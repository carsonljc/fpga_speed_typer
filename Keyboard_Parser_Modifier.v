==> flow/design.v <==
module Keyboard_Parser_Modifier (
	input        clk               ,
	input        resetn            ,
	input        get_next_character,
	input        enable_next_level ,
	output [7:0] num_char          ,
	output [7:0] comparison_data   ,
	output [95:0] sequence_
);
	wire load_sequence;
Keyboard_Input_Shift i_Keyboard_Input_Shift (
	.clk               (clk               ),
	.sequence_          (sequence_        ),
	.resetn            (resetn            ),
	.load_sequence     (load_sequence     ),
	.get_next_character(get_next_character),
	.comparison_data   (comparison_data   )
);
next_level i_next_level (
	.clk              (clk              ),
	.resetn           (resetn           ),
	.enable_next_level(enable_next_level),
	.load_sequence    (load_sequence    ),
	.sequence_      	(sequence_      ),
	.num_char         (num_char         )
);
endmodule
module Keyboard_Input_Shift (
	input         clk               ,
	input  [95:0] sequence_         ,
	input         resetn            ,
	input         load_sequence     ,
	input         get_next_character,
	output [7:0] comparison_data	  
);
		reg [95:0] sequence_data;
		always @(posedge clk) begin : sequence_left_shift
			if (!resetn) begin
				sequence_data <= 0;
			end
			else if (get_next_character) begin
				sequence_data <= (sequence_data<<8);
			end
			else if (load_sequence) begin
				sequence_data <= sequence_;
			end
		end
		assign comparison_data = sequence_data[95:88];
endmodule
module next_level (
	input             clk              ,
	input             resetn           ,
	input             enable_next_level,
	output reg        load_sequence    ,
	output reg [95:0] sequence_        ,
	output reg [ 7:0] num_char			  	
);
		reg [2:0] current_state, next_state;
		reg get_sequence;
		localparam
		S_WAIT_START = 3'd0,
		S_LOAD_NEXT  = 3'd1,
		S_LOAD_WAIT	 = 3'd2,
		S_GET_SEQUENCE = 3'd3,
		ECF 			= 96'h24_21_2B_00_00_00_00_00_00_00_00_00,
		VGA 			= 96'h2A_34_1C_00_00_00_00_00_00_00_00_00,
		VHDL 			= 96'h2A_33_23_4B_00_00_00_00_00_00_00_00,
		BAHEN 			= 96'h32_1C_33_24_31_00_00_00_00_00_00_00,
		X2TEGG 			= 96'h1E_2C_24_34_34_00_00_00_00_00_00_00,
		HELLO       	= 96'h33_24_4B_4B_44_00_00_00_00_00_00_00,
		WORLD 			= 96'h1D_44_2D_4B_23_00_00_00_00_00_00_00,
		SKULE 			= 96'h1B_42_3C_4B_24_00_00_00_00_00_00_00,
		DE1SOC			= 96'h23_24_16_1B_44_21_00_00_00_00_00_00,
		GODIVA 			= 96'h34_44_23_43_2A_1C_00_00_00_00_00_00,
		QUARTUS 		= 96'h15_3C_1C_2D_2C_3C_1B_00_00_00_00_00,
		PROJECT 		= 96'h4D_2D_44_3B_24_21_2C_00_00_00_00_00,
		VERILOG     	= 96'h2A_24_2D_43_4B_44_34_00_00_00_00_00,
		TORONTO			= 96'h2C_44_2D_44_31_2C_44_00_00_00_00_00,
		DIGITAL 		= 96'h23_43_34_43_2C_1C_4B_00_00_00_00_00,
		SYSTEMS 		= 96'h1B_35_1B_2C_24_3A_1B_00_00_00_00_00,
		FLEMING 		= 96'h2B_4B_24_3A_43_31_34_00_00_00_00_00,
		MODELSIM 		= 96'h3A_44_23_24_4B_1B_43_3A_00_00_00_00,
		SANDFORD 		= 96'h1B_1C_31_23_2B_44_2D_23_00_00_00_00,
		KEYBOARD 		= 96'h42_24_35_32_44_1C_2D_23_00_00_00_00,
		COMPUTER		= 96'h21_44_3A_4D_3C_2C_24_2D_00_00_00_00,
		GAILBRAITH		= 96'h34_1C_4B_32_2D_1C_43_2C_33_00_00_00,
		MECHANICAL 		= 96'h3A_24_21_33_1C_31_43_21_1C_4B_00_00,
		UNIVERSITY  	= 96'h3C_31_43_2A_24_2D_1B_43_2C_35_00_00,
		ELECTRICAL  	= 96'h24_4B_24_21_2C_2D_43_21_1C_4B_00_00,
		FROSHLEEDUR 	= 96'h2B_2D_44_1B_33_4B_24_24_23_3C_2D_00,
		PROGRAMMING 	= 96'h4D_2D_44_34_2D_1C_3A_3A_43_31_34_00,
		ENGINEERING 	= 96'h24_31_34_43_31_24_24_2D_43_31_34_00,
		CONVOCATION 	= 96'h21_44_31_2A_44_21_1C_2C_43_44_31_00,
		X5CSEMA5F31C6 	= 96'h2E_21_1B_24_3A_1C_2E_2B_26_16_21_36;
	reg [3:0] address;
	always @(*) begin : state_table
		case (current_state)
			S_WAIT_START   : next_state = (enable_next_level) ? S_LOAD_NEXT : S_WAIT_START;
			S_LOAD_NEXT    : next_state = S_LOAD_WAIT;
			S_LOAD_WAIT    : next_state = (enable_next_level) ? S_GET_SEQUENCE : S_LOAD_WAIT;
			S_GET_SEQUENCE : next_state = S_LOAD_NEXT;
			default        : next_state = S_WAIT_START;
		endcase
	end
	always @(*) begin : enable_signals
		load_sequence = 1'd0;
		get_sequence  = 1'b0;
		case (current_state)
			S_GET_SEQUENCE : begin
				get_sequence = 1'b1;
			end
			S_LOAD_NEXT : begin
				load_sequence = 1'd1;
			end
		endcase  
	end
		always @(posedge clk)begin
			if (!resetn)
				address <= 0;
			else if (get_sequence == 1'b1 && resetn  )
				address <= address + 4'b1;
		end
	always@(posedge clk)
		begin : state_FFs
			if(!resetn)
				current_state <= S_WAIT_START;
			else
				current_state <= next_state;
		end  
		always @(*) begin
			case(address)
				4'd0 : begin
					sequence_ = ECF;
					num_char  = 8'h03;
				end
				4'd1 : begin
					sequence_ = VGA;
					num_char  = 8'h03;
				end
				4'd2 : begin
					sequence_ = VHDL;
					num_char  = 8'h04;
				end
				4'd3 : begin
					sequence_ = BAHEN;
					num_char  = 8'h05;
				end
				4'd4 : begin
					sequence_ = X2TEGG;
					num_char  = 8'h05;
				end
				4'd5 : begin
					sequence_ = HELLO;
					num_char  = 8'h05;
				end
				4'd6 : begin
					sequence_ = WORLD;
					num_char  = 8'h05;
				end
				4'd7 : begin
					sequence_ = SKULE;
					num_char  = 8'h05;
				end
				4'd8 : begin
					sequence_ = DE1SOC;
					num_char  = 8'h06;
				end
				4'd9 : begin
					sequence_ = GODIVA;
					num_char  = 8'h06;
				end
				4'd10 : begin
					sequence_ = QUARTUS;
					num_char  = 8'h07;
				end
				4'd11 : begin
					sequence_ = PROJECT;
					num_char  = 8'h07;
				end
				4'd12 : begin
					sequence_ = VERILOG;
					num_char  = 8'h07;
				end
				4'd13 : begin
					sequence_ = TORONTO;
					num_char  = 8'h07;
				end
				4'd14 : begin
					sequence_ = DIGITAL;
					num_char  = 8'h07;
				end
				4'd15 : begin
					sequence_ = SYSTEMS;
					num_char  = 8'h07;
				end
				4'd16 : begin
					sequence_ = FLEMING;
					num_char  = 8'h07;
				end
				4'd17 : begin
					sequence_ = MODELSIM;
					num_char  = 8'h08;
				end
				4'd18 : begin
					sequence_ = SANDFORD;
					num_char  = 8'h08;
				end
				4'd19 : begin
					sequence_ = KEYBOARD;
					num_char  = 8'h08;
				end
				4'd20 : begin
					sequence_ = COMPUTER;
					num_char  = 8'h08;
				end
				4'd21 : begin
					sequence_ = GAILBRAITH;
					num_char  = 8'h09;
				end
				4'd22 : begin
					sequence_ = MECHANICAL;
					num_char  = 8'h0A;
				end
				4'd23 : begin
					sequence_ = UNIVERSITY;
					num_char  = 8'h0A;
				end
				4'd24 : begin
					sequence_ = ELECTRICAL;
					num_char  = 8'h0A;
				end
				4'd25 : begin
					sequence_ = FROSHLEEDUR;
					num_char  = 8'h0B;
				end
				4'd26 : begin
					sequence_ = PROGRAMMING;
					num_char  = 8'h0B;
				end
				4'd27 : begin
					sequence_ = ENGINEERING;
					num_char  = 8'h0B;
				end
				4'd28 : begin
					sequence_ = CONVOCATION;
					num_char  = 8'h0B;
				end
				4'd29 : begin
					sequence_ = X5CSEMA5F31C6;
					num_char  = 8'h0C;
				end
				default : begin
					sequence_ = ECF;
					num_char  = 8'h03;
				end
			endcase
		end
endmodule
Reports on Keyboard_Parser_Modifier
The steps from the RTL of Keyboard_Parser_Modifier to its reports follow in flow order.
Lines are those of the file above, counted from 1.
Operators: Yosys type, input widths -> output width; for muxes data width and select width s.
{"block": "design", "top_module": "Keyboard_Parser_Modifier", "clk_port": "clk", "cell_library": "sky130hd", "lib_corner": "tt_025C_1v80"}

Word-level counts
Yosys after proc, flatten, opt, wreduce and memory -nomap, before mapping. Print and check cells are not counted.
Yosys's memory passes give these memory sizes; they may raise the number of words (mostly to a power of two), join words into wider ones and drop unused or constant bits.
{"block": "bits", "output_inout_bits": 112, "clocked_rd_ports_x_width": 52, "n_memories": 1, "word_cells": 20, "inputBits": 4, "romBits": 832, "regBits": 103}
{"block": "memory_table", "name": "(name not given)", "size": 16, "width": 52, "rd": 1, "write_ports": 0, "line_no": 131, "rtl": "case(address)"}
{"block": "op_classes", "n_reduce_logical": 3, "n_mux": 9, "n_addsub": 1, "n_eq": 3}
{"block": "ops", "op": "$mux 96", "count": 2}
{"block": "ops", "op": "$pmux 3 s4", "count": 1}
{"block": "ops", "op": "$mux 4", "count": 2}
{"block": "ops", "op": "$eq 3x2->1 const B", "count": 2}
{"block": "ops", "op": "$add 4x1->4 const B", "count": 1}
{"block": "ops", "op": "$mux 1", "count": 4}
{"block": "ops", "op": "$eq 3x1->1 const B", "count": 1}
{"block": "ops", "op": "$logic_not 3->1", "count": 1}
{"block": "ops", "op": "$reduce_bool 2->1", "count": 1}
{"block": "ops", "op": "$logic_and 1x1->1", "count": 1}

Depth
Depth = most cells in a row (Yosys ltp): at word level without a register or memory, in the mapped netlist without a sequential cell, where the memories' decode and read muxes count.
{"block": "logic_depth", "ltp_word": 5, "ABC_AREA": 0, "depth_mapped": 8, "ltp_nobuf": 8}

Synthesis result
Source: synth_stat.txt of the flow (Yosys; design flattened, memories mapped). It holds for the ABC_AREA given above (unset counts as 0); a run with the other value may have another netlist.
{"block": "synth_totals", "mapped_area_mm2": 0.0050298, "cells": 579, "flip_flops": 107, "buffers": 100, "sequential_area_mm2": 0.0021421}
{"block": "by_type", "cell": "sky130_fd_sc_hd__dfxtp_1", "count": 107, "area_total_um2": 2.14E+03}
{"block": "by_type", "cell": "sky130_fd_sc_hd__mux2i_1", "count": 50, "area_total_um2": 500.48}
{"block": "by_type", "cell": "sky130_fd_sc_hd__buf_4", "count": 66, "area_total_um2": 495.475}
{"block": "by_type", "cell": "sky130_fd_sc_hd__nor2_1", "count": 110, "area_total_um2": 412.896}
{"block": "by_type", "cell": "sky130_fd_sc_hd__a21oi_1", "count": 71, "area_total_um2": 355.341}
{"block": "by_type", "cell": "sky130_fd_sc_hd__ha_1", "count": 9, "area_total_um2": 112.608}
{"block": "by_type", "cell": "sky130_fd_sc_hd__nand2_1", "count": 27, "area_total_um2": 101.347}
{"block": "by_type", "cell": "sky130_fd_sc_hd__buf_2", "count": 13, "area_total_um2": 65.062}
{"block": "by_type", "cell": "sky130_fd_sc_hd__o21ai_0", "count": 13, "area_total_um2": 65.062}
{"block": "by_type", "cell": "sky130_fd_sc_hd__xnor2_4", "count": 2, "area_total_um2": 55.053}
{"block": "by_type", "cell": "sky130_fd_sc_hd__clkbuf_1", "count": 13, "area_total_um2": 48.797}
{"block": "by_type", "cell": "sky130_fd_sc_hd__and3_1", "count": 7, "area_total_um2": 43.792}
{"block": "by_type", "cell": "sky130_fd_sc_hd__nand3_1", "count": 8, "area_total_um2": 40.038}
{"block": "by_type", "cell": "sky130_fd_sc_hd__a211oi_1", "count": 5, "area_total_um2": 37.536}
{"block": "by_type", "cell": "sky130_fd_sc_hd__o22ai_1", "count": 5, "area_total_um2": 31.28}
{"block": "by_type", "cell": "sky130_fd_sc_hd__nor3_1", "count": 6, "area_total_um2": 30.029}
{"block": "by_type", "cell": "sky130_fd_sc_hd__o211ai_1", "count": 4, "area_total_um2": 30.029}
{"block": "by_type", "cell": "sky130_fd_sc_hd__inv_1", "count": 7, "area_total_um2": 26.275}
Not listed: further types 36, cells in them 56.
The figures by module come from a second, unflattened synthesis with its own total; it is not the netlist above.
{"block": "hier_totals", "cells_unflattened": 741, "area_unflattened_mm2": 0.0077224}
Each row is one instance without its submodules.
{"block": "by_module", "mod": "Keyboard_Input_Shift", "mod_area_mm2": 0.0048622, "n_cells": 426, "mod_seq_area_mm2": 0.0019218, "n_inst": 1}
{"block": "by_module", "mod": "next_level", "mod_area_mm2": 0.0028602, "n_cells": 315, "mod_seq_area_mm2": 0.0011811, "n_inst": 1}
{"block": "by_module", "mod": "Keyboard_Parser_Modifier", "mod_area_mm2": 0, "n_cells": 0, "mod_seq_area_mm2": 0, "n_inst": 1}

Timing after synthesis
Source: OpenSTA report_checks on the synthesized netlist (no wires, ideal clock, input and output delay 20% of the period each), path of least setup slack; recovery checks are left aside. Register names are those of the netlist, which keeps one name where synthesis merged equal registers.
{"block": "synth_timing", "kind": "register to register", "startpoint": "reg i_next_level.address[0]", "endpoint": "reg (no name shown)", "period_ns": 2.51, "slack_ns": 0.356, "path_buffers": 1, "stages": 9, "launch_ns": 0.000, "delay_ns": 2.154, "t_required_ns": 2.393, "arrival_ns": 2.037, "setup_time_ns": 0.117, "synth_period_reached_ns": 2.154}
"delay_ns" = arrival - input delay + setup time.
"stages": output pins that drive a net of the path, with the launching flip-flop's if there is one; two outputs of one cell count as two.
"synth_period_reached_ns" is the clock period less the worst setup slack; recovery checks do not enter. This is arithmetic on one report: input and output delays are still those of the set period (20% each).
The rows between start and end are the longest chain of elaborated cells between them; the timing report does not say that the signal goes this way. Where chains are equally long, one stands for them.
A line is the first line of the expression or statement that the cell stems from. Yosys adds cells for indexed reads and writes and turns some case tables into memories.
{"block": "synth_between", "cell_sequence": "sky130_fd_sc_hd__dfxtp_1 -> sky130_fd_sc_hd__ha_1 -> sky130_fd_sc_hd__mux2_2 -> sky130_fd_sc_hd__nand2_2 -> sky130_fd_sc_hd__ha_1 -> sky130_fd_sc_hd__buf_2 -> sky130_fd_sc_hd__nor2_1 -> sky130_fd_sc_hd__a21oi_1 -> sky130_fd_sc_hd__o22a_1", "elab_chain_cells": 3, "cone_cells": 3, "cone_lines": 1, "cone_classes": "1 x add/sub; 2 x mux"}
{"block": "synth_lines", "element": "from (decl)", "line_no": 95, "rtl": "reg [3:0] address;"}
{"block": "synth_lines", "element": "from (assign)", "line_no": 119, "rtl": "address <= 0;"}
{"block": "synth_lines", "element": "from (assign)", "line_no": 121, "rtl": "address <= address + 4'b1;"}
{"block": "synth_lines", "element": "$add 4x1->4", "line_no": 121}
{"block": "synth_lines", "element": "$mux 4 x2"}

Path in the finished layout
From the final timing report of job 2: the path of least setup slack in the routed layout; clock arrival at registers is part of the times.
{"block": "layout_timing", "kind": "register to register", "startpoint": "reg i_next_level.address[0]", "endpoint": "reg (no name shown)", "stages": 9, "launch_ns": 0.35, "slack_ns": 0.13, "setup_time_ns": 0.12, "period_ns": 2.24, "arrival_ns": 2.34, "t_required_ns": 2.47, "path_buffers": 2}
The rows between start and end are the longest chain of elaborated cells between them; the timing report does not say that the signal goes this way. Where chains are equally long, one stands for them.
{"block": "layout_between", "cell_sequence": "sky130_fd_sc_hd__dfxtp_4 -> sky130_fd_sc_hd__ha_4 -> sky130_fd_sc_hd__mux2_4 -> sky130_fd_sc_hd__nand2_8 -> sky130_fd_sc_hd__buf_4 -> sky130_fd_sc_hd__ha_2 -> sky130_fd_sc_hd__nand2_1 -> sky130_fd_sc_hd__buf_4 -> sky130_fd_sc_hd__o221ai_1", "elab_chain_cells": 3, "cone_cells": 3, "cone_lines": 1, "cone_classes": "1 x add/sub; 2 x mux"}
{"block": "layout_lines", "element": "from (decl)", "line_no": 95, "rtl": "reg [3:0] address;"}
{"block": "layout_lines", "element": "from (assign)", "line_no": 119, "rtl": "address <= 0;"}
{"block": "layout_lines", "element": "from (assign)", "line_no": 121, "rtl": "address <= address + 4'b1;"}
{"block": "layout_lines", "element": "$add 4x1->4", "line_no": 121}
{"block": "layout_lines", "element": "$mux 4 x2"}

Add stored flow runs of Keyboard_Parser_Modifier

Flow measurements of Keyboard_Parser_Modifier on sky130hd: 2 stored runs with different settings, listed in no order. Input and output delays are each 20% of the period that was set; the output load is 0.01 pF.

{"run": "job 1", "settings": { "period_ns": 1.8, "CORE_UTILIZATION": 46, "PLACE_DENSITY": 0.78, "CORE_ASPECT_RATIO": 0.64, "CELL_PAD_IN_SITES_GLOBAL_PLACEMENT": 3, "GPL_TIMING_DRIVEN": 0, "GPL_ROUTABILITY_DRIVEN": 1, "CTS_CLUSTER_SIZE": 58, "CTS_CLUSTER_DIAMETER": 115, "CAP_MARGIN": 15, "SLEW_MARGIN": 30, "MIN_ROUTING_LAYER": "met1", "CORE_MARGIN": 2 }, "outcome": "no final report: placement broke off with GPL-0301"}
{"run": "job 2", "settings": { "period_ns": 2.24, "CORE_UTILIZATION": 43, "SETUP_SLACK_MARGIN": 0.34, "PLACE_DENSITY_LB_ADDON": 0.13, "CORE_MARGIN": 9, "CELL_PAD_IN_SITES_GLOBAL_PLACEMENT": 2, "CELL_PAD_IN_SITES_DETAIL_PLACEMENT": 1, "TNS_END_PERCENT": 85, "GPL_ROUTABILITY_DRIVEN": 0, "CTS_CLUSTER_SIZE": 55, "MIN_ROUTING_LAYER": "met2", "CAP_MARGIN": 20, "SLEW_MARGIN": 20 }, "results": { "timing.setup.ws_ns": 0.131, "final_util_pct": 58.3, "die_area_mm2": 0.0159151, "final_cell_area_mm2": 0.0066539, "synthArea_mm2": 0.0050298, "ws_hold_ns": 0.471 }}
