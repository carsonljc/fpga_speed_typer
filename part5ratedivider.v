==> flow/design.v <==
module part2(SW,CLOCK_50,HEX0);
input CLOCK_50;
input [9:0]SW;
output [6:0]HEX0;
wire enable;
wire [3:0]counterout;
	selector s0(
		.switch(SW[1:0]),
		.clock(CLOCK_50),
		.enable(enable)
		);
	counter4bit c0(
		.enable(enable),
		.q(counterout)
		);
	hexDisplay h0(
		.c(counterout),
		.led(HEX0)
		);
endmodule
module counter4bit(enable,q);
	input enable;
	output reg [3:0]q=0;
	always @(posedge enable)
	begin
		if(q==15)
			q <= 0;
		else
			q <= q+1;
	end
endmodule
module selector(switch,clock,enable);
	input [1:0]switch;
	input clock;
	wire [2:0]q;
	output reg enable;
		RateDivider r3(
			.clock(clock),
			.d(200000000),
			.q(q[2])
			);
		RateDivider r2(
			.clock(clock),
			.d(100000000),
			.q(q[1])
			);
		RateDivider r1(
			.clock(clock),
			.d(50000000),
			.q(q[0])
			);
	always @(*)
		case(switch)
		1:
		enable = q[0];
		2:
		enable = q[1];
		3:
		enable = q[2];
		default:
		enable = clock;
		endcase
endmodule
module RateDivider(clock,d,q);
input clock;
input [27:0]d;
output reg q;
reg [27:0]counter=0;
	always @ (posedge clock)
	begin
		if (!counter)
			begin
				counter <= d-1;
				q <= 1; 
			end
		else if (q)
			q <= 0;
		else
			counter <= counter-1;
	end
endmodule
module hexDisplay(input[3:0]c,output[6:0]led);
	assign led[6]=((~c[0]&~c[1]&~c[2]&~c[3])|(~c[0]&~c[1]&~c[2]&c[3])
		|(~c[0]&c[1]&c[2]&c[3])|(c[0]&c[1]&~c[2]&~c[3]));
	assign led[5]=((~c[0]&~c[1]&~c[2]&c[3])|(~c[0]&~c[1]&c[2]&~c[3])|(~c[0]&~c[1]&c[2]&c[3])
		|(~c[0]&c[1]&c[2]&c[3])|(c[0]&c[1]&~c[2]&c[3]));
	assign led[4]=((~c[0]&~c[1]&~c[2]&c[3])|(~c[0]&~c[1]&c[2]&c[3])|(~c[0]&c[1]&~c[2]&~c[3])
		|(~c[0]&c[1]&~c[2]&c[3])|(~c[0]&c[1]&c[2]&c[3])|(c[0]&~c[1]&~c[2]&c[3]));
	assign led[3]=((~c[0]&~c[1]&~c[2]&c[3])|(~c[0]&c[1]&~c[2]&~c[3])|(~c[0]&c[1]&c[2]&c[3])
		|(c[0]&~c[1]&~c[2]&c[3])|(c[0]&~c[1]&c[2]&~c[3])|(c[0]&c[1]&c[2]&c[3]));
	assign led[2]=((~c[0]&~c[1]&c[2]&~c[3])|(c[0]&c[1]&~c[2]&~c[3])|(c[0]&c[1]&c[2]&~c[3])
		|(c[0]&c[1]&c[2]&c[3]));
	assign led[1]=((~c[0]&c[1]&~c[2]&c[3])|(~c[0]&c[1]&c[2]&~c[3])|(c[0]&~c[1]&c[2]&c[3])
		|(c[0]&c[1]&~c[2]&~c[3])|(c[0]&c[1]&c[2]&~c[3])|(c[0]&c[1]&c[2]&c[3]));
	assign led[0]=((~c[0]&~c[1]&~c[2]&c[3])|(~c[0]&c[1]&~c[2]&~c[3])|(c[0]&~c[1]&c[2]&c[3])
		|(c[0]&c[1]&~c[2]&c[3]));
endmodule
* Tool chain data of part2 *
The steps from the RTL of part2 to its reports follow in flow order.
Lines are those of the file above, counted from 1.
Operators carry their Yosys type and port widths (W data, S select, Z words).
Library cell names are shortened.
Not given: --

design
  design top = part2
  clock port = CLOCK_50
  library = sky130hd
  library corner = tt_025C_1v80

* Word level *
Source: Yosys, flattened and elaborated, memories not mapped. Widths are those after wreduce; folded enables and synchronous resets count as part of the registers. Registers that Yosys merges into a memory's read port (data or address) are not register bits. Print and check cells do not count. Equal cells are merged and count once.

storage and ports
  flip-flop bits (word level) = 91
  input port bits = 11
  cells after elaboration = 77

cells by class
  $add $sub $neg = 4
  equality and inequality tests = 4
  multiplexer cells = 1
  bitwise logic cells = 58
  reductions and logical operators = 3

operators with widths
  cell                     count
  $sub A28 B1 Y28 const B  3
  $logic_not A28 Y1        3
  $and A1 B1 Y1            27
  $or A1 B1 Y1             27
  $not A1 Y1               4
  $eq A2 B2 Y1 const B     2
  $add A4 B1 Y4 const B    1
  $eq A4 B4 Y1 const B     1
  $pmux W1 S3              1
  $eq A2 B1 Y1 const B     1

* Logic depth *
Yosys ltp: most cells in a row. Word level: on the elaborated netlist, between registers, memories and ports. Mapped: between sequential cells and ports; inverters and the memories' decode and read muxes count.

depth
  word-level depth = 9
  ABC_AREA = 1
  mapped depth = 10
  mapped depth without buffers = 10

* After synthesis *
Yosys stat after the flow's synthesis: flattened, memories mapped to cells. It holds for the ABC_AREA given above (unset counts as 0); a run with the other value may have another netlist.

cell types
  cell      count  total area (µm²)
  dfxtp_1   91     1.82E+03
  nand2_1   184    690.662
  nor2_1    137    514.243
  nand3_1   87     435.418
  inv_1     94     352.838
  nor2_2    23     143.888
  ha_1      11     137.632
  nor2_4    10     112.608
  o21ai_0   22     110.106
  nand4_1   16     100.096
  nand3b_1  12     90.086
  xor2_1    10     87.584
  nor3_1    14     70.067
  nand2_2   11     68.816
  nand3_2   6      60.058
  a21oi_1   11     55.053
  inv_2     13     48.797
  o211ai_1  6      45.043

Other cell types: 20; their cells: 32.

mapped netlist
  standard cells after synthesis = 790
  chip area (Yosys) = 5,220.0 µm²
  mapped flip-flops = 91
  buffers = 4

Design part2 on sky130hd. What follows are 2 stored runs of the flow, each under its own settings; their order means nothing. The constraints put input and output delay at 20% of the set period each and load the outputs with 0.01 pF.
"achieved period" = clock period - worst setup slack. The figure is calculated, with input and output delays left at 20% of the set period.
"critical path time" is the time allowed to the run's worst setup path (the clock period less input and output delay, where it has them) less its slack. Clock arrival times count: a late capture clock shortens it, a late launch clock lengthens it.
By "total power of the final layout" is meant OpenSTA's value without simulated activity: inputs other than the clock are taken to toggle once in ten clock periods, and the tool carries that through the logic.
A setting shown as - is not set for that run.
Results: - = not shown.

name                                          run 1               run 2
period_ns                                     1.39                3.83
CORE_UTILIZATION                              52                  69
PLACE_DENSITY_LB_ADDON                        0.27                -
HOLD_SLACK_MARGIN                             -0.09               -
CELL_PAD_IN_SITES_GLOBAL_PLACEMENT            1                   -
TNS_END_PERCENT                               35                  -
ABC_AREA                                      1                   -
CAP_MARGIN                                    5                   20
SLEW_MARGIN                                   40                  20
CORE_MARGIN                                   2                   8
SETUP_SLACK_MARGIN                            -                   0.24
CELL_PAD_IN_SITES_DETAIL_PLACEMENT            -                   2
GPL_ROUTABILITY_DRIVEN                        -                   0
MIN_ROUTING_LAYER                             -                   met2
MAX_ROUTING_LAYER                             -                   met5
post-route utilization (%)                    76.7                -
total power of the final layout (W)           0.00524             -
achieved period (ns)                          2.114               -
standard-cell area of the final layout (µm²)  7,493.4             -
smallest setup slack (ns)                     -0.724              -
worst hold slack after layout (ns)            0.483               -
final setup TNS (ns)                          -5.764              -
critical path time (ns)                       1.84                -
critical path kind                            register -> output  -
Yosys chip area after synthesis (µm²)         5,220.0             -
die footprint (µm²)                           10,855.6            -

Run 2: unfinished; error DPL-0033 in placement
